==> flow/design.v <==
`timescale 1ns / 1ps
module DDP #(
    parameter DW = 15,  
    parameter H_LEN = 200,
    parameter V_LEN = 150
)(
    input wire pclk,
    input wire rstn,
    input wire hen,
    input wire ven,
    input wire test_mode,  
    input wire [11:0] rdata,  
    output wire [DW-1:0] raddr,
    output wire [3:0] red,
    output wire [3:0] green,
    output wire [3:0] blue
);
    reg [11:0] x_cnt;
    reg [11:0] y_cnt;
    reg hen_d;
    always @(posedge pclk or negedge rstn) begin
        if (!rstn) begin
            hen_d <= 1'b0;
        end else begin
            hen_d <= hen;
        end
    end
    wire hen_fall = hen_d & ~hen;
    always @(posedge pclk or negedge rstn) begin
        if (!rstn) begin
            x_cnt <= 0;
        end else begin
            if (!hen) begin
                x_cnt <= 0;
            end else begin
                x_cnt <= x_cnt + 1;
            end
        end
    end
    always @(posedge pclk or negedge rstn) begin
        if (!rstn) begin
            y_cnt <= 0;
        end else begin
            if (!ven) begin
                y_cnt <= 0;
            end else if (hen_fall) begin
                y_cnt <= y_cnt + 1;
            end
        end
    end
    wire [11:0] x_idx = x_cnt[11:2];  
    wire [11:0] y_idx = y_cnt[11:2];  
    wire [DW-1:0] addr_calc = y_idx * H_LEN + x_idx;
    assign raddr = addr_calc;
    reg hen_out_d, ven_out_d;
    always @(posedge pclk) begin
        hen_out_d <= hen;
        ven_out_d <= ven;
    end
    assign {red, green, blue} = (hen_out_d && ven_out_d) ? (test_mode ? 12'hFFF : rdata) : 12'h000;
endmodule
* Reports on DDP
The steps from the RTL of DDP to its reports follow in flow order.
Line numbers count from 1 in the design file above.
Operators carry their Yosys type and port widths (W data, S select, Z words).
Cell names lack the library's common part.
The mark -- stands for no value.
- Design top :: DDP
- Clock port :: pclk
- Standard-cell library :: sky130hd
- Library corner :: tt_025C_1v80

* Word level
Source: Yosys, flattened and elaborated, memories not mapped. Widths are those after wreduce. Registers that Yosys merges into a memory's read port (data or address) are not register bits. Print and check cells do not count. Equal cells are merged and count once.
- Bits of input ports :: 17
- Output and inout bits :: 27
- Bits in registers :: 27
- Cells after elaboration :: 18
- Add/sub/neg operators :: 3
- Mux-type cells :: 5
- Reductions and logical operators :: 1
- Bitwise operators :: 2
- Multipliers :: 1
- Equality and inequality tests :: 1
** Operators with widths (count)
- $mul A10 B5 Y12 const B :: 1
- $mux W12 :: 5
- $add A12 B1 Y12 const B :: 2
- $add A15 B10 Y15 :: 1
- $ne A2 B1 Y1 const B :: 1
- $and A1 B1 Y1 :: 1
- $logic_and A1 B1 Y1 :: 1
- $not A1 Y1 :: 1

* Longest topological paths
Depth = most cells in a row (Yosys ltp): at word level without a register or memory, in the mapped netlist without a sequential cell, where the memories' decode and read muxes count.
- Depth in word-level cells :: 4
- ABC_AREA :: 0
- Mapped depth :: 12
- Gate-level depth less buffers :: 12

* After synthesis
Source: synth_stat.txt of the flow (Yosys; design flattened, memories mapped). It holds for the ABC_AREA given above (unset counts as 0); a run with the other value may have another netlist.
** Cell types
- dfrtp_1 :: count 25, area in all 625.6 um2
- ha_1 :: count 34, area in all 425.408 um2
- xnor2_1 :: count 30, area in all 262.752 um2
- nor2_1 :: count 36, area in all 135.13 um2
- fa_1 :: count 6, area in all 120.115 um2
- and2_1 :: count 19, area in all 118.864 um2
- inv_1 :: count 25, area in all 93.84 um2
- nand2_1 :: count 14, area in all 52.55 um2
- dfxtp_1 :: count 2, area in all 40.038 um2
- nand4_1 :: count 6, area in all 37.536 um2
- nand3_1 :: count 7, area in all 35.034 um2
- nor2b_1 :: count 5, area in all 31.28 um2
- a21oi_1 :: count 6, area in all 30.029 um2
- o21ai_0 :: count 6, area in all 30.029 um2
- a21oi_2 :: count 3, area in all 26.275 um2
- xor2_1 :: count 3, area in all 26.275 um2
- nand2b_1 :: count 4, area in all 25.024 um2
- buf_4 :: count 3, area in all 22.522 um2
Not listed: further types 23, cells in them 33.
- Flip-flops :: 27
- Buffers :: 7
- Cell count :: 267
- Sequential area :: 665.6 um2
- Cell area after synthesis :: 2402.3 um2

* Path before layout
Source: OpenSTA report_checks on the synthesized netlist (no wires, ideal clock, input and output delay 20% of the period each), path of least setup slack; recovery checks are left aside. Register names are those of the netlist, which keeps one name where synthesis merged equal registers.
- Path kind :: register -> output
- Start point :: register y_cnt[3]
- End point :: output port raddr[14]
- Delay of the path :: 3101 ps
- Buffers on the path :: 0
- Slack :: -53 ps
- Stages on the path :: 12
- Launch time at the first pin :: 0 ps
- Data arrival time :: 3101 ps
- Clock period :: 3810 ps
- External output delay :: 762 ps
- Data required time :: 3048 ps
- Synthesis period reached :: 3863 ps
"delay of the path" = arrival - input delay + setup time.
A path that ends at an output port has no setup time.
"stages on the path": output pins that drive a net of the path, with the launching flip-flop's if there is one; two outputs of one cell count as two.
"synthesis period reached" is the clock period less the worst setup slack; recovery checks do not enter. This is arithmetic on one report: input and output delays are still those of the set period (20% each).
Between the ends stands the longest chain of elaborated cells between them, by number of cells; it is not shown to be the way that was timed. Of several equally long chains one is given.
Each line given opens the expression or statement behind the cell; cells for indexed reads and writes are added by Yosys, which also makes memories of some case tables.
A register here has more assigning lines than the two given.
- Path through :: dfrtp_1 > ha_1 > ha_1 > ha_1 > inv_1 > fa_1 > inv_1 > ha_1 > or4_4 > a31oi_4 > nor3_2 > xnor2_1
- Length of the longest elaborated chain :: 2
- Elaborated cells between the ends (all ways) :: 2
- RTL lines with such cells :: 1
- Classes of those cells :: 1 x add/sub; 1 x mul
** RTL lines, path post-synthesis
- from (decl) :: line 19 : reg [11:0] y_cnt;
- from (assign) :: line 42 : y_cnt <= 0;
- from (assign) :: line 47 : y_cnt <= y_cnt + 1;
- $mul A10 B5 Y12 :: line 53 : wire [DW-1:0] addr_calc = y_idx * H_LEN + x_idx;
- $add A15 B10 Y15 :: line 53
- to (decl) :: line 13 : output wire [DW-1:0] raddr,

* Timing after layout
Path of least setup slack in the final report of record 1 (OpenROAD, finished layout, wires in). Where an end is a register, its clock arrival counts in the times.
The path's times are printed in steps of 10 ps; the period is the one set.
- Path kind :: register -> output
- Start point :: register y_cnt[4]
- End point :: output port raddr[12]
- Launch time at the first pin :: 290 ps
- Clock period :: 2360 ps
- Stages on the path :: 14
- Data arrival time :: 3430 ps
- Data required time :: 1890 ps
- Slack :: -1540 ps
- Buffers on the path :: 2
- External output delay :: 470 ps
Between the ends stands the longest chain of elaborated cells between them, by number of cells; it is not shown to be the way that was timed. Of several equally long chains one is given.
A register here has more assigning lines than the two given.
- Path through :: dfrtp_1 > buf_6 > ha_4 > ha_4 > ha_4 > inv_2 > fa_1 > inv_2 > ha_4 > or4_4 > a31oi_4 > nor2_2 > xnor2_2 > buf_2
- Length of the longest elaborated chain :: 2
- Elaborated cells between the ends (all ways) :: 2
- RTL lines with such cells :: 1
- Classes of those cells :: 1 x add/sub; 1 x mul
** RTL lines, path post-layout
- from (decl) :: line 19 : reg [11:0] y_cnt;
- from (assign) :: line 42 : y_cnt <= 0;
- from (assign) :: line 47 : y_cnt <= y_cnt + 1;
- $mul A10 B5 Y12 :: line 53 : wire [DW-1:0] addr_calc = y_idx * H_LEN + x_idx;
- $add A15 B10 Y15 :: line 53
- to (decl) :: line 13 : output wire [DW-1:0] raddr,

Subject: DDP on sky130hd, stored results

Hello all,

Stored flow runs of DDP (2 of them; Yosys, OpenROAD, sky130hd). They differ in their settings and are not a sequence. Constraints: input delay and output delay 20% of the set period each, output load 0.01 pF.
"achieved period" is the run's clock period less its worst setup slack. It is reckoned from that one timing run; input and output delays stay at 20% of the period that was set.
"power consumption" rests on the timing tool's default activity at the inputs, not on a simulated workload.

* Record 1
** Files
==> flow/run.sh <==
#!/bin/bash
# the make line also repeats the synthesis and layout settings of config.mk as NAME=value (left out here)
make -C /OpenROAD-flow-scripts/flow DESIGN_CONFIG=/design/flow/config.mk WORK_HOME=/design/flow/orfs CLKGATE_MAP_FILE= finish
==> flow/config.mk <==
export PLATFORM = sky130hd
export DESIGN_NAME = DDP
export DESIGN_NICKNAME = DDP
export VERILOG_FILES = /design/flow/design.v
export SDC_FILE = /design/flow/constraint.sdc
export NUM_CORES = 4
export LEC_CHECK = 0
export CAP_MARGIN = 30
export CELL_PAD_IN_SITES_DETAIL_PLACEMENT = 2
export CELL_PAD_IN_SITES_GLOBAL_PLACEMENT = 0
export CORE_MARGIN = 2
export CORE_UTILIZATION = 26
export GPL_ROUTABILITY_DRIVEN = 0
export HOLD_SLACK_MARGIN = 0.08
export MIN_ROUTING_LAYER = met2
export PLACE_DENSITY_LB_ADDON = 0.11
export SLEW_MARGIN = 20
export TNS_END_PERCENT = 95
==> flow/constraint.sdc <==
create_clock -name core_clock -period 2.36 [get_ports {pclk}]
set_input_delay 0.4720 -clock core_clock [delete_from_list [all_inputs] [get_ports {pclk}]]
set_output_delay 0.4720 -clock core_clock [all_outputs]
set_load 0.01 [all_outputs]
** Results
- Final design utilization :: 0.427
- Die footprint :: 10024.0 um2
- Smallest setup slack :: -1538 ps
- Synthesis area :: 2402.3 um2
- Achieved period :: 3898 ps
- Worst hold slack in the final report :: 473 ps
- Summed negative setup slack :: -10763 ps
- Power consumption :: 894.7 uW

* Record 2
** Files
==> flow/run.sh <==
#!/bin/bash
# the make line also repeats the synthesis and layout settings of config.mk as NAME=value (left out here)
make -C /OpenROAD-flow-scripts/flow DESIGN_CONFIG=/design/flow/config.mk WORK_HOME=/design/flow/orfs CLKGATE_MAP_FILE= finish
==> flow/config.mk <==
export PLATFORM = sky130hd
export DESIGN_NAME = DDP
export DESIGN_NICKNAME = DDP
export VERILOG_FILES = /design/flow/design.v
export SDC_FILE = /design/flow/constraint.sdc
export NUM_CORES = 4
export LEC_CHECK = 0
export ABC_AREA = 0
export CAP_MARGIN = 25
export CELL_PAD_IN_SITES_DETAIL_PLACEMENT = 2
export CELL_PAD_IN_SITES_GLOBAL_PLACEMENT = 2
export CORE_ASPECT_RATIO = 0.58
export CORE_MARGIN = 2
export CORE_UTILIZATION = 21
export CTS_CLUSTER_SIZE = 15
export MAX_ROUTING_LAYER = met5
export PLACE_DENSITY = 0.57
export SLEW_MARGIN = 20
==> flow/constraint.sdc <==
create_clock -name core_clock -period 6.72 [get_ports {pclk}]
set_input_delay 1.3440 -clock core_clock [delete_from_list [all_inputs] [get_ports {pclk}]]
set_output_delay 1.3440 -clock core_clock [all_outputs]
set_load 0.01 [all_outputs]
** Results
- Final design utilization :: 0.279
- Die footprint :: 12343.1 um2
- Smallest setup slack :: 1272 ps
- Synthesis area :: 2402.3 um2
- Achieved period :: 5448 ps
- Worst hold slack in the final report :: 478 ps
- Summed negative setup slack :: 0 ps
- Power consumption :: 346.3 uW

Thanks
