==> flow/design.v <==
`timescale 1ns / 1ps
module CntS #(
    parameter WIDTH = 16,
    parameter RST_VLU = 0
)(
    input wire clk,
    input wire rstn,       
    input wire [WIDTH-1:0] d,  
    input wire ce,         
    output reg [WIDTH-1:0] q,  
    output wire co         
);
    always @(posedge clk or negedge rstn) begin
        if (!rstn) begin
            q <= RST_VLU;
        end else if (ce) begin
            if (q == d) begin
                q <= 0;
            end else begin
                q <= q + 1;
            end
        end
    end
    assign co = (q == d) && ce;
endmodule
`timescale 1ns / 1ps
module DST #(
    parameter H_SW = 120,
    parameter H_BP = 64,
    parameter H_ACT = 800,
    parameter H_FP = 56,
    parameter V_SW = 6,
    parameter V_BP = 23,
    parameter V_ACT = 600,
    parameter V_FP = 37
)(
    input wire pclk,
    input wire rstn,
    output wire hs,
    output wire vs,
    output wire hen,
    output wire ven
);
    localparam H_TOTAL = H_SW + H_BP + H_ACT + H_FP;
    localparam V_TOTAL = V_SW + V_BP + V_ACT + V_FP;
    wire [11:0] h_cnt;
    wire h_co;
    wire [11:0] v_cnt;
    wire v_co;
    CntS #(
        .WIDTH(12),
        .RST_VLU(0)
    ) cnt_h_inst (
        .clk(pclk),
        .rstn(rstn),
        .d(H_TOTAL - 1),
        .ce(1'b1),
        .q(h_cnt),
        .co(h_co)
    );
    CntS #(
        .WIDTH(12),
        .RST_VLU(0)
    ) cnt_v_inst (
        .clk(pclk),
        .rstn(rstn),
        .d(V_TOTAL - 1),
        .ce(h_co),  
        .q(v_cnt),
        .co(v_co)
    );
    assign hs = (h_cnt < H_SW);
    assign vs = (v_cnt < V_SW);
    assign hen = (h_cnt >= (H_SW + H_BP)) && (h_cnt < (H_SW + H_BP + H_ACT));
    assign ven = (v_cnt >= (V_SW + V_BP)) && (v_cnt < (V_SW + V_BP + V_ACT));
endmodule
# == From RTL to reports: DST ==
# Tool output for the design above, in the order of the flow.
# Line numbers count from 1 in the design file above.
# Cell names lack the library's common part.
# A cell with n/a has no value.
# design
design,DST
clk_port,pclk
lib,sky130hd
pvt_corner,tt_025C_1v80

# == Elaborated design ==
# Source: Yosys, flattened and elaborated, memories not mapped. Widths are those after wreduce; folded enables and synchronous resets count as part of the registers. Registers that Yosys merges into a memory's read port (data or address) are not register bits. Print and check cells do not count. Equal cells are merged and count once.
# bits
reg_bits,24
out_inout_bits,4
elab_cells,16
input_bits,2
# classes
addsub,2
mux,2
compare,6
n_eq,2
reduce_and_logical,2
# op_table
cell,n
adder 12 x 1 -> 12 bit (second input constant),2
less-than comparator 12 x 10 -> 1 bit (second input constant),2
two-way mux 12 bit,2
== test 12 x 10 -> 1 bit (second input constant),1
== test 12 x 11 -> 1 bit (second input constant),1
less-than comparator 12 x 3 -> 1 bit (second input constant),1
>= comparator 12 x 5 -> 1 bit (second input constant),1
less-than comparator 12 x 7 -> 1 bit (second input constant),1
>= comparator 12 x 8 -> 1 bit (second input constant),1
logical AND 1 bit,2

# == Logic depth ==
# Depth = most cells in a row (Yosys ltp): at word level without a register or memory, in the mapped netlist without a sequential cell, where the memories' decode and read muxes count.
# logic_depth
depth_word,2
abc_area,0
ltp_mapped,6

# == Netlist ==
# Yosys stat after the flow's synthesis: flattened, memories mapped to cells. It holds for the ABC_AREA given above (unset counts as 0); a run with the other value may have another netlist.
# types
cell,n,area_total_um2
dfrtp_1,24,600.576
xnor2_1,8,70.067
xor2_1,6,52.55
ha_1,4,50.048
nand3_1,10,50.048
nand2_1,13,48.797
a21oi_1,9,45.043
nor2_1,12,45.043
o21ai_0,7,35.034
nand4_1,5,31.28
nor4_1,5,31.28
nor3_1,6,30.029
inv_1,6,22.522
or4_4,2,22.522
and3_1,3,18.768
clkbuf_1,5,18.768
and4_1,2,17.517
buf_2,3,15.014
# Not listed: further types 12, cells in them 15.
# synth_totals
cells,145
seqArea_um2,600.6
flip_flops,24
yosys_area_um2,1321.3
# The figures by module come from a second, unflattened synthesis with its own total; it is not the netlist above.
# unflattened
hier_cells,190
hier_area_um2,1750.4
# Rows give one instance, submodules left out.
# by_module
module,instances,mod_area_um2,cells
CntS,2,795.8,83
DST,1,158.9,24

# == Worst setup path after synthesis ==
# Source: OpenSTA report_checks on the synthesized netlist (no wires, ideal clock, input and output delay 20% of the period each), path of least setup slack; recovery checks are left aside. Register names are those of the netlist, which keeps one name where synthesis merged equal registers.
# synth_path
path_kind,reg-to-output
startpoint,reg cnt_v_inst.q[0]
endpoint,out ven
period_ps,2640
setup_slack_ps,336
required_time_ps,2112
arrival_ps,1776
path_buffers,0
launch_ps,0
out_delay_ps,528
path_delay_ps,1776
stages,7
period_less_setup_slack_ps,2304
# "path_delay_ps" is the arrival time less input delay plus setup time.
# At an output port there is no setup time.
# "stages": output pins that drive a net of the path, with the launching flip-flop's if there is one; two outputs of one cell count as two.
# "period_less_setup_slack_ps" is the clock period less the worst setup slack; recovery checks do not enter. This is arithmetic on one report: input and output delays are still those of the set period (20% each).
# Between the ends stands the longest chain of elaborated cells between them, by number of cells; it is not shown to be the way that was timed. Of several equally long chains one is given.
# A line is the first line of the expression or statement that the cell stems from. Yosys adds cells for indexed reads and writes and turns some case tables into memories.
# A register here has more assigning lines than the two given.
# synth_via
path_cell_list,dfrtp_1 > inv_1 > ha_1 > nor2b_1 > nor4b_1 > nor4_1 > a2111oi_0
elab_chain_len,2
cells_between,3
cone_classes,2 x compare; 1 x reduce/logical
# synth_lines
element,line,source
"start, declared",10,"output reg [WIDTH-1:0] q,"
"start, assigned",15,q <= RST_VLU;
"start, assigned",20,q <= q + 1;
>= comparator 12 x 5 -> 1 bit,75,assign ven = (v_cnt >= (V_SW + V_BP)) && (v_cnt < (V_SW + V_BP + V_ACT));
logical AND 1 bit,75,
"end, declared",42,output wire ven

# == Timing after layout ==
# Path of least setup slack in the final report of stored run 1 (OpenROAD, finished layout, wires in). Where an end is a register, its clock arrival counts in the times.
# The path's times are printed in steps of 10 ps; the period is the one set.
# layout_path
path_kind,reg-to-output
startpoint,reg cnt_v_inst.q[5]
endpoint,out vs
required_time_ps,2420
path_buffers,1
launch_ps,260
period_ps,3030
out_delay_ps,610
arrival_ps,2260
stages,5
setup_slack_ps,170
# Between the ends stands the longest chain of elaborated cells between them, by number of cells; it is not shown to be the way that was timed. Of several equally long chains one is given.
# A register here has more assigning lines than the two given.
# layout_via
path_cell_list,dfrtp_1 > or4_4 > nand2b_1 > nor4_1 > clkdlybuf4s50_1
elab_chain_len,1
cells_between,1
cone_classes,1 x compare
# layout_lines
element,line,source
"start, declared",10,"output reg [WIDTH-1:0] q,"
"start, assigned",15,q <= RST_VLU;
"start, assigned",20,q <= q + 1;
less-than comparator 12 x 3 -> 1 bit,73,assign vs = (v_cnt < V_SW);
"end, declared",40,"output wire vs,"

# Flow measurements of DST on sky130hd: 2 stored runs with different settings, listed in no order. Input and output delays are each 20% of the period that was set; the output load is 0.01 pF.
# "achievedPeriod_ps" is the run's clock period less its worst setup slack. It is reckoned from that one timing run; input and output delays stay at 20% of the period that was set.
# "totalPower_mw" is the tool's figure for a default switching activity; nothing was simulated.
# A setting shown as n/a is not set for that run.
setting or result,stored run 1,stored run 2
period_ns,3.03,1.85
CORE_UTILIZATION,17,40
PLACE_DENSITY,0.49,n/a
CELL_PAD_IN_SITES_DETAIL_PLACEMENT,0,n/a
TNS_END_PERCENT,10,n/a
CTS_CLUSTER_SIZE,82,n/a
CTS_CLUSTER_DIAMETER,310,n/a
SLEW_MARGIN,30,20
CAP_MARGIN,20,20
CORE_MARGIN,2,2
worstSetupSlack_ps,165,-434
post_route_util_pct,20.3,64.2
achievedPeriod_ps,2865,2284
design_die_area_um2,8493.5,3779.2
yosys.chip_area_um2,1321.3,1321.3
totalPower_mw,0.6077,0.8168
